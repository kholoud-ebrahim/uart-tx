==> flow/design.v <==
module baud_gen(clock, baud_rate, baud_out); 
    input clock;
    input [1:0]	baud_rate;
    output reg  baud_out;
    reg [11:0]counter_stop;
    reg [11:0]counter=0;
always @(posedge clock) begin
    if (counter >= counter_stop)
        counter <= 12'b0;
	else
	    counter <= counter +1;
    if(counter <= (counter_stop)/2)
        baud_out <= 1'b1;
    else
        baud_out <= 1'b0;
end
always @(*) begin
    case (baud_rate)
        2'b00:	 
            counter_stop = 1301;							
        2'b01:	 
            counter_stop = 650;	
        2'b10:	 
            counter_stop = 325;	
        2'b11:	 
            counter_stop =	162;
        default:
            counter_stop = 12'bx;
    endcase
end
endmodule
**Step by step through the tools: baud_gen**

What the tools print for baud_gen, step after step.
Lines are those of the file above, counted from 1.
A cell with n/a has no value.

- Top: baud_gen
- Clock: clock
- Library: sky130hd
- Timing corner: tt_025C_1v80

**After elaboration**

Source: Yosys, flattened and elaborated, memories not mapped. Widths are those after wreduce; folded enables and synchronous resets count as part of the registers. Registers that Yosys merges into a memory's read port (data or address) are not register bits. Print and check cells do not count. Equal cells are merged and count once.

- Flip-flop bits (word level): 13
- Input port bits: 3
- Output and inout bits: 1
- Elaborated cells: 11

- Add/subtract/negate cells: 1
- Magnitude comparators: 2
- Equal/unequal tests: 3
- Muxes and demuxes: 2
- Reductions and logical operators: 1

Operators with widths:

| cell | count |
|---|---|
| case mux 12 bit (select 4 bit) | 1 |
| adder 12 x 1 -> 12 bit (second input constant) | 1 |
| less-or-equal comparator 12 x 11 -> 1 bit | 1 |
| greater-or-equal comparator 12 bit | 1 |
| == test 2 bit (second input constant) | 2 |
| == test 2 x 1 -> 1 bit (second input constant) | 1 |
| zero test 2 bit | 1 |
| two-way mux 1 bit | 1 |

**Longest topological paths**

Yosys ltp: most cells in a row. Word level: on the elaborated netlist, between registers, memories and ports. Mapped: between sequential cells and ports; inverters and the memories' decode and read muxes count.

- Depth after elaboration: 4
- ABC_AREA: 0
- Gate-level depth with buffers: 10
- Depth with buffers taken out: 8

**After synthesis**

Yosys stat after the flow's synthesis: flattened, memories mapped to cells. It holds for the ABC_AREA given above (unset counts as 0); a run with the other value may have another netlist.
The area totals of this step are shown rounded.

Cell types:

| type | count | area in all (sq um) |
|---|---|---|
| sky130_fd_sc_hd__dfxtp_1 | 13 | 260.25 |
| sky130_fd_sc_hd__ha_1 | 17 | 212.704 |
| sky130_fd_sc_hd__xor2_1 | 8 | 70.067 |
| sky130_fd_sc_hd__nor2_1 | 18 | 67.565 |
| sky130_fd_sc_hd__xnor2_1 | 5 | 43.792 |
| sky130_fd_sc_hd__nand4_1 | 5 | 31.28 |
| sky130_fd_sc_hd__a21oi_1 | 6 | 30.029 |
| sky130_fd_sc_hd__nand3_1 | 6 | 30.029 |
| sky130_fd_sc_hd__nand2_1 | 7 | 26.275 |
| sky130_fd_sc_hd__inv_1 | 6 | 22.522 |
| sky130_fd_sc_hd__a211o_1 | 2 | 17.517 |
| sky130_fd_sc_hd__a21o_1 | 2 | 15.014 |
| sky130_fd_sc_hd__nor3_1 | 3 | 15.014 |
| sky130_fd_sc_hd__o21ai_0 | 3 | 15.014 |
| sky130_fd_sc_hd__a31oi_1 | 2 | 12.512 |
| sky130_fd_sc_hd__nand2b_1 | 2 | 12.512 |
| sky130_fd_sc_hd__buf_6 | 1 | 11.261 |
| sky130_fd_sc_hd__clkbuf_1 | 3 | 11.261 |

Not listed: further types 12, cells in them 12.

- Cells in the netlist: 121
- Mapped area: 1000 sq um
- Sequential area: 260 sq um
- Mapped flip-flops: 13
- Buffers: 6

**Timing after synthesis**

OpenSTA on the mapped netlist: ideal clock, no wires. The path of least setup slack (recovery checks aside). Input and output delay are each 20% of the period. Register names are those of the netlist, which keeps one name where synthesis merged equal registers.

- Path kind: input port to flip-flop
- Start point: input port baud_rate[0]
- End point: register counter[11]
- Clock period: 2680 ps
- Input delay: 536 ps
- Setup time: 115 ps
- Time at the first pin: 536 ps
- Arrival: 1927 ps
- Data required time: 2565 ps
- Setup slack: 638 ps
- Delay of the path: 1506 ps
- Stages on the path: 8
- Buffers on the path: 2
- Period reached after synthesis: 2042 ps

"delay of the path" = arrival - input delay + setup time.
"stages on the path" counts driving pins, that of a launching flip-flop among them; a cell with two outputs on the path counts twice.
"period reached after synthesis" = period - worst setup slack (recovery checks aside). The figure is calculated, with input and output delays left at 20% of the set period.
The rows between start and end are the longest chain of elaborated cells between them; the timing report does not say that the signal goes this way. Where chains are equally long, one stands for them.
A line is the first line of the expression or statement that the cell stems from. Yosys adds cells for indexed reads and writes and turns some case tables into memories.

- Cell sequence: sky130_fd_sc_hd__buf_4 sky130_fd_sc_hd__or2_2 sky130_fd_sc_hd__ha_1 sky130_fd_sc_hd__nand4_1 sky130_fd_sc_hd__o31a_1 sky130_fd_sc_hd__o21ai_2 sky130_fd_sc_hd__buf_6 sky130_fd_sc_hd__nor2_1
- Length of the longest elaborated chain: 3
- Elaborated cells on any way between the ends: 6
- RTL lines with such cells: 2
- Classes of those cells: compare: 1; eq/ne: 3; mux: 1; reduce/logical: 1

RTL lines, path post-synthesis:

| item | RTL line | RTL |
|---|---|---|
| start: declaration | 3 | `input [1:0] baud_rate;` |
| == test 2 bit | 18 | `case (baud_rate)` |
| case mux 12 bit (select 4 bit) | 18 |  |
| greater-or-equal comparator 12 bit | 8 | `if (counter >= counter_stop)` |
| end: assignment | 9 | `counter <= 12'b0;` |
| end: assignment | 11 | `counter <= counter +1;` |
| end: declaration | 6 | `reg [11:0]counter=0;` |

**Path in the finished layout**

From the final timing report of stored run 2: the path of least setup slack in the routed layout; clock arrival at registers is part of the times.
The path's times are printed in steps of 10 ps; the period is the one set.

- Path kind: flip-flop to flip-flop
- Start point: register counter[0]
- End point: register counter[4]
- Clock period: 1270 ps
- Setup time: 100 ps
- Time at the first pin: 270 ps
- Arrival: 1740 ps
- Data required time: 1440 ps
- Setup slack: -310 ps
- Stages on the path: 9
- Buffers on the path: 1

The rows between start and end are the longest chain of elaborated cells between them; the timing report does not say that the signal goes this way. Where chains are equally long, one stands for them.

- Cell sequence: sky130_fd_sc_hd__dfxtp_2 sky130_fd_sc_hd__inv_2 sky130_fd_sc_hd__ha_4 sky130_fd_sc_hd__nand2b_4 sky130_fd_sc_hd__a21oi_1 sky130_fd_sc_hd__o31a_1 sky130_fd_sc_hd__o21ai_4 sky130_fd_sc_hd__buf_12 sky130_fd_sc_hd__nor2_1
- Length of the longest elaborated chain: 1
- Elaborated cells on any way between the ends: 2
- RTL lines with such cells: 2
- Classes of those cells: add/sub: 1; compare: 1

RTL lines, path after layout:

| item | RTL line | RTL |
|---|---|---|
| start: declaration | 6 | `reg [11:0]counter=0;` |
| start: assignment | 9 | `counter <= 12'b0;` |
| start: assignment | 11 | `counter <= counter +1;` |
| adder 12 x 1 -> 12 bit | 11 |  |
| end: assignment | 9 |  |
| end: assignment | 11 |  |
| end: declaration | 6 |  |

# Flow runs of baud_gen

Below are 2 stored runs of the flow (Yosys, OpenROAD; platform sky130hd) on baud_gen, each with its settings and what was measured, unordered. Constraints: input delay and output delay 20% of the set period each, output load 0.01 pF.
"clock period achieved" means the clock period less the worst setup slack. The figure is calculated, with input and output delays left at 20% of the set period.
"time on the worst setup path": the worst setup path's part of the clock period (all of it between registers, 20% less for each end at a port) less its slack. A launch clock that arrives late makes it longer, a capture clock that arrives late makes it shorter.
By "overall power" is meant OpenSTA's value without simulated activity: inputs other than the clock are taken to toggle once in ten clock periods, and the tool carries that through the logic.
"time on the worst setup path" is given in steps of 10 ps.
The results are shown rounded.

### Stored run 1

==> flow/run.sh <==
#!/bin/bash
# the make line also repeats the synthesis and layout settings of config.mk as NAME=value (left out here)
make -C /OpenROAD-flow-scripts/flow DESIGN_CONFIG=/design/flow/config.mk WORK_HOME=/design/flow/orfs CLKGATE_MAP_FILE= finish
==> flow/config.mk <==
export PLATFORM = sky130hd
export DESIGN_NAME = baud_gen
export DESIGN_NICKNAME = baud_gen
export VERILOG_FILES = /design/flow/design.v
export SDC_FILE = /design/flow/constraint.sdc
export NUM_CORES = 4
export LEC_CHECK = 0
export CAP_MARGIN = 10
export CELL_PAD_IN_SITES_DETAIL_PLACEMENT = 2
export CELL_PAD_IN_SITES_GLOBAL_PLACEMENT = 1
export CORE_ASPECT_RATIO = 0.56
export CORE_MARGIN = 2
export CORE_UTILIZATION = 53
export GPL_ROUTABILITY_DRIVEN = 1
export GPL_TIMING_DRIVEN = 1
export PLACE_DENSITY_LB_ADDON = 0.13
export SETUP_SLACK_MARGIN = 0.34
export SLEW_MARGIN = 20
==> flow/constraint.sdc <==
create_clock -name core_clock -period 1.87 [get_ports {clock}]
set_input_delay 0.3740 -clock core_clock [delete_from_list [all_inputs] [get_ports {clock}]]
set_output_delay 0.3740 -clock core_clock [all_outputs]
set_load 0.01 [all_outputs]

Outcome of stored run 1: no final report: placement broke off with DPL-0033

### Stored run 2

==> flow/run.sh <==
#!/bin/bash
# the make line also repeats the synthesis and layout settings of config.mk as NAME=value (left out here)
make -C /OpenROAD-flow-scripts/flow DESIGN_CONFIG=/design/flow/config.mk WORK_HOME=/design/flow/orfs CLKGATE_MAP_FILE= finish
==> flow/config.mk <==
export PLATFORM = sky130hd
export DESIGN_NAME = baud_gen
export DESIGN_NICKNAME = baud_gen
export VERILOG_FILES = /design/flow/design.v
export SDC_FILE = /design/flow/constraint.sdc
export NUM_CORES = 4
export LEC_CHECK = 0
export CAP_MARGIN = 20
export CORE_MARGIN = 2
export CORE_UTILIZATION = 40
export SLEW_MARGIN = 20
==> flow/constraint.sdc <==
create_clock -name core_clock -period 1.27 [get_ports {clock}]
set_input_delay 0.2540 -clock core_clock [delete_from_list [all_inputs] [get_ports {clock}]]
set_output_delay 0.2540 -clock core_clock [all_outputs]
set_load 0.01 [all_outputs]

Results of stored run 2:
- Time on the worst setup path: 1580 ps
- Class of the worst setup path: flip-flop to flip-flop
- Post-route setup TNS: -3750 ps
- Overall power: 2420 µW
- Overall die area: 2910 sq um
- Smallest hold slack: 522 ps
- Clock period achieved: 1576 ps
- Synthesized cell area: 1000 sq um
- Worst setup slack after layout: -306 ps
- Standard-cell area after layout: 1550 sq um
